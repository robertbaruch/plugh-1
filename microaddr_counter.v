==> flow/design.v <==
package microaddr;
typedef enum logic[1:0] {
	NONE, INC, LOAD
} cmd  ;
endpackage : microaddr
module microaddr_counter(
	input logic clk,
	input logic reset,
	input microaddr::cmd cmd,
	input logic[10:0] load_addr,
	output logic[10:0] addr
);
logic[10:0] next_addr;
always_comb begin
	unique case(cmd)
		microaddr::NONE:
			next_addr = addr;
		microaddr::INC:
			next_addr = addr + 1;
		microaddr::LOAD:
			next_addr = load_addr;
		default:
			next_addr = 0;
	endcase  
	if (reset == 1)
		next_addr = 0;
end  
always_ff @(posedge clk) begin
	addr <= next_addr;
end  
endmodule  
Step by step through the tools: microaddr_counter
The steps from the RTL of microaddr_counter to its reports follow in flow order.
Line numbers count from 1 in the design file above.
Operators carry their Yosys type and port widths (W data, S select, Z words).
Cell names lack the library's common part.
{ "design": {"top": "microaddr_counter", "clock": "clk", "lib": "sky130hd", "pvt_corner": "tt_025C_1v80"} }

After elaboration
Counts by Yosys on the flattened word-level netlist (proc, flatten, opt, wreduce; memories kept). Register bits leave out memories and registers merged into their read ports (data or address). Print and check cells are left out. Cells with the same type and inputs are merged into one.
{ "op_classes": {"n_addsub": 1, "n_reduce_logical": 1, "muxes": 1, "eq_ne": 2} }
{ "op_table": {"columns": ["op", "n"], "rows": [
  ["$pmux W11 S3", 1],
  ["$add A11 B1 Y11 const B", 1],
  ["$eq A2 B1 Y1 const B", 1],
  ["$eq A2 B2 Y1 const B", 1],
  ["$logic_not A2 Y1", 1]
]} }
{ "word_totals": {"output_inout_bits": 11, "register_bits": 11} }

Logic depth
Yosys ltp: most cells in a row. Word level: on the elaborated netlist, between registers, memories and ports. Mapped: between sequential cells and ports; inverters and the memories' decode and read muxes count.
{ "depth": {"depth_word": 2, "abc_area": 0, "mapped_depth": 6, "ltp_nobuf": 6} }

Mapped cells and area
The flow's flattened synthesis, as Yosys stat reports it; memories are mapped. The netlist is that of the ABC_AREA named above (0 if unset); the other value can give another one.
The area totals of this step are shown rounded.
{ "types": {"columns": ["cell", "n", "area_total_um2"], "rows": [
  ["dfxtp_1", 11, 220.211],
  ["ha_1", 4, 50.048],
  ["a21oi_1", 9, 45.043],
  ["nor3b_1", 5, 37.536],
  ["xnor2_1", 4, 35.034],
  ["a22oi_1", 4, 30.029],
  ["nor2_1", 7, 26.275],
  ["o21ai_0", 5, 25.024],
  ["nand2_1", 6, 22.522],
  ["nor3_1", 4, 20.019],
  ["inv_1", 5, 18.768],
  ["nand4_1", 3, 18.768],
  ["nor2b_1", 3, 18.768],
  ["o22ai_1", 3, 18.768],
  ["or4_1", 2, 15.014],
  ["nand3_1", 2, 10.01],
  ["nand3_2", 1, 10.01],
  ["or4b_1", 1, 10.01]
]} }
Not listed: further types 11, cells in them 12.
{ "mapped": {"buf_cells": 3, "mapped_cells": 91, "yosys_area_um2": 716, "flip_flops": 11} }

Path before layout
OpenSTA on the mapped netlist: ideal clock, no wires. The path of least setup slack (recovery checks aside). Input and output delay are each 20% of the period. Register names are those of the netlist, which keeps one name where synthesis merged equal registers.
{ "synth_path": {"path_type": "input port to flip-flop", "start": "in cmd[0]", "end": "reg addr[6]", "delay_ns": 1.302, "t_arrival_ns": 1.598, "launch_ns": 0.364, "path_stages": 6, "setup_ns": 0.068, "setup_slack_ns": 0.154, "path_buffers": 1, "clock_period_ns": 1.82, "in_delay_ns": 0.364, "synth_period_reached_ns": 1.666} }
"delay_ns" = arrival - input delay + setup time.
"path_stages" counts driving pins, that of a launching flip-flop among them; a cell with two outputs on the path counts twice.
"synth_period_reached_ns" is the clock period less the worst setup slack; recovery checks do not enter. This is arithmetic on one report: input and output delays are still those of the set period (20% each).
The rows between start and end are the longest chain of elaborated cells between them; the timing report does not say that the signal goes this way. Where chains are equally long, one stands for them.
A line is the first line of the expression or statement that the cell stems from. Yosys adds cells for indexed reads and writes and turns some case tables into memories.
{ "synth_via": {"path_cell_list": "inv_1 -> ha_1 -> buf_2 -> or4_1 -> a211o_1 -> o21ai_2", "elab_chain_cells": 2} }
{ "synth_rtl": {"columns": ["element", "line", "source"], "rows": [
  ["start, declared", 9, "input microaddr::cmd cmd,"],
  ["$eq A2 B2 Y1", 15, "unique case(cmd)"],
  ["$pmux W11 S3", 15, null],
  ["end, assigned", 29, "addr <= next_addr;"],
  ["end, declared", 11, "output logic[10:0] addr"]
]} }

Path in the finished layout
From the final timing report of stored run 1: the path of least setup slack in the routed layout; clock arrival at registers is part of the times.
{ "layout_path": {"path_type": "input port to flip-flop", "start": "in cmd[0]", "end": "reg addr[6]", "launch_ns": 0.37, "clock_period_ns": 1.83, "path_buffers": 1, "t_arrival_ns": 1.98, "setup_ns": 0.06, "path_stages": 6, "in_delay_ns": 0.37, "setup_slack_ns": 0.07} }
The rows between start and end are the longest chain of elaborated cells between them; the timing report does not say that the signal goes this way. Where chains are equally long, one stands for them.
{ "layout_via": {"path_cell_list": "clkdlybuf4s50_1 -> inv_1 -> ha_4 -> or4_1 -> a211o_1 -> o21ai_2", "elab_chain_cells": 2} }
{ "layout_rtl": {"columns": ["element", "line", "source"], "rows": [
  ["start, declared", 9, "input microaddr::cmd cmd,"],
  ["$eq A2 B2 Y1", 15, "unique case(cmd)"],
  ["$pmux W11 S3", 15, null],
  ["end, assigned", 29, "addr <= next_addr;"],
  ["end, declared", 11, "output logic[10:0] addr"]
]} }

Lab notebook: microaddr_counter

Measured results for microaddr_counter: 2 stored runs of the Yosys and OpenROAD flow on sky130hd. The settings differ; the order carries no meaning. The constraints put input and output delay at 20% of the set period each and load the outputs with 0.01 pF.
"timing.achieved_period_ns" means the clock period less the worst setup slack. The figure is calculated, with input and output delays left at 20% of the set period.
"worst_path_allowed_less_slack_ns" means the part of the period allowed to the worst setup path (the constraints hold back 20% at inputs and 20% at outputs) less its slack; where the path has registers, the arrival times of their clocks count too.
By "fin_power_w" is meant OpenSTA's value without simulated activity: inputs other than the clock are taken to toggle once in ten clock periods, and the tool carries that through the logic.
The results are shown rounded.

Stored run 1
==> flow/run.sh <==
#!/bin/bash
# the make line also repeats the synthesis and layout settings of config.mk as NAME=value (left out here)
make -C /OpenROAD-flow-scripts/flow DESIGN_CONFIG=/design/flow/config.mk WORK_HOME=/design/flow/orfs CLKGATE_MAP_FILE= finish
==> flow/config.mk <==
export PLATFORM = sky130hd
export DESIGN_NAME = microaddr_counter
export DESIGN_NICKNAME = microaddr_counter
export VERILOG_FILES = /design/flow/design.v
export SDC_FILE = /design/flow/constraint.sdc
export NUM_CORES = 4
export LEC_CHECK = 0
export CAP_MARGIN = 20
export CORE_MARGIN = 2
export CORE_UTILIZATION = 54
export SLEW_MARGIN = 20
==> flow/constraint.sdc <==
create_clock -name core_clock -period 1.83 [get_ports {clk}]
set_input_delay 0.3660 -clock core_clock [delete_from_list [all_inputs] [get_ports {clk}]]
set_output_delay 0.3660 -clock core_clock [all_outputs]
set_load 0.01 [all_outputs]

==> results of stored run 1, as JSON <==
{
  "dieArea_um2": 1630,
  "fin_power_w": 0.000552,
  "cell_area_final_um2": 1090,
  "worst_setup_slack_ns": 0.072,
  "worst_path_allowed_less_slack_ns": 1.39,
  "timing.worst_path_kind": "input port to flip-flop",
  "synth_area_um2": 716,
  "timing.achieved_period_ns": 1.758,
  "worst_hold_slack_ns": 0.572
}

Stored run 2
==> flow/run.sh <==
#!/bin/bash
# the make line also repeats the synthesis and layout settings of config.mk as NAME=value (left out here)
make -C /OpenROAD-flow-scripts/flow DESIGN_CONFIG=/design/flow/config.mk WORK_HOME=/design/flow/orfs CLKGATE_MAP_FILE= finish
==> flow/config.mk <==
export PLATFORM = sky130hd
export DESIGN_NAME = microaddr_counter
export DESIGN_NICKNAME = microaddr_counter
export VERILOG_FILES = /design/flow/design.v
export SDC_FILE = /design/flow/constraint.sdc
export NUM_CORES = 4
export LEC_CHECK = 0
export CAP_MARGIN = 20
export CELL_PAD_IN_SITES_GLOBAL_PLACEMENT = 1
export CORE_MARGIN = 2
export CORE_UTILIZATION = 28
export GPL_TIMING_DRIVEN = 0
export MAX_ROUTING_LAYER = met5
export PLACE_DENSITY = 0.49
export SETUP_SLACK_MARGIN = 0.12
export SLEW_MARGIN = 20
==> flow/constraint.sdc <==
create_clock -name core_clock -period 1.6 [get_ports {clk}]
set_input_delay 0.3200 -clock core_clock [delete_from_list [all_inputs] [get_ports {clk}]]
set_output_delay 0.3200 -clock core_clock [all_outputs]
set_load 0.01 [all_outputs]

==> results of stored run 2, as JSON <==
{
  "dieArea_um2": 2980,
  "fin_power_w": 0.000614,
  "cell_area_final_um2": 1150,
  "worst_setup_slack_ns": 0.143,
  "worst_path_allowed_less_slack_ns": 1.46,
  "timing.worst_path_kind": "flip-flop to flip-flop",
  "synth_area_um2": 716,
  "timing.achieved_period_ns": 1.457,
  "worst_hold_slack_ns": 0.538
}
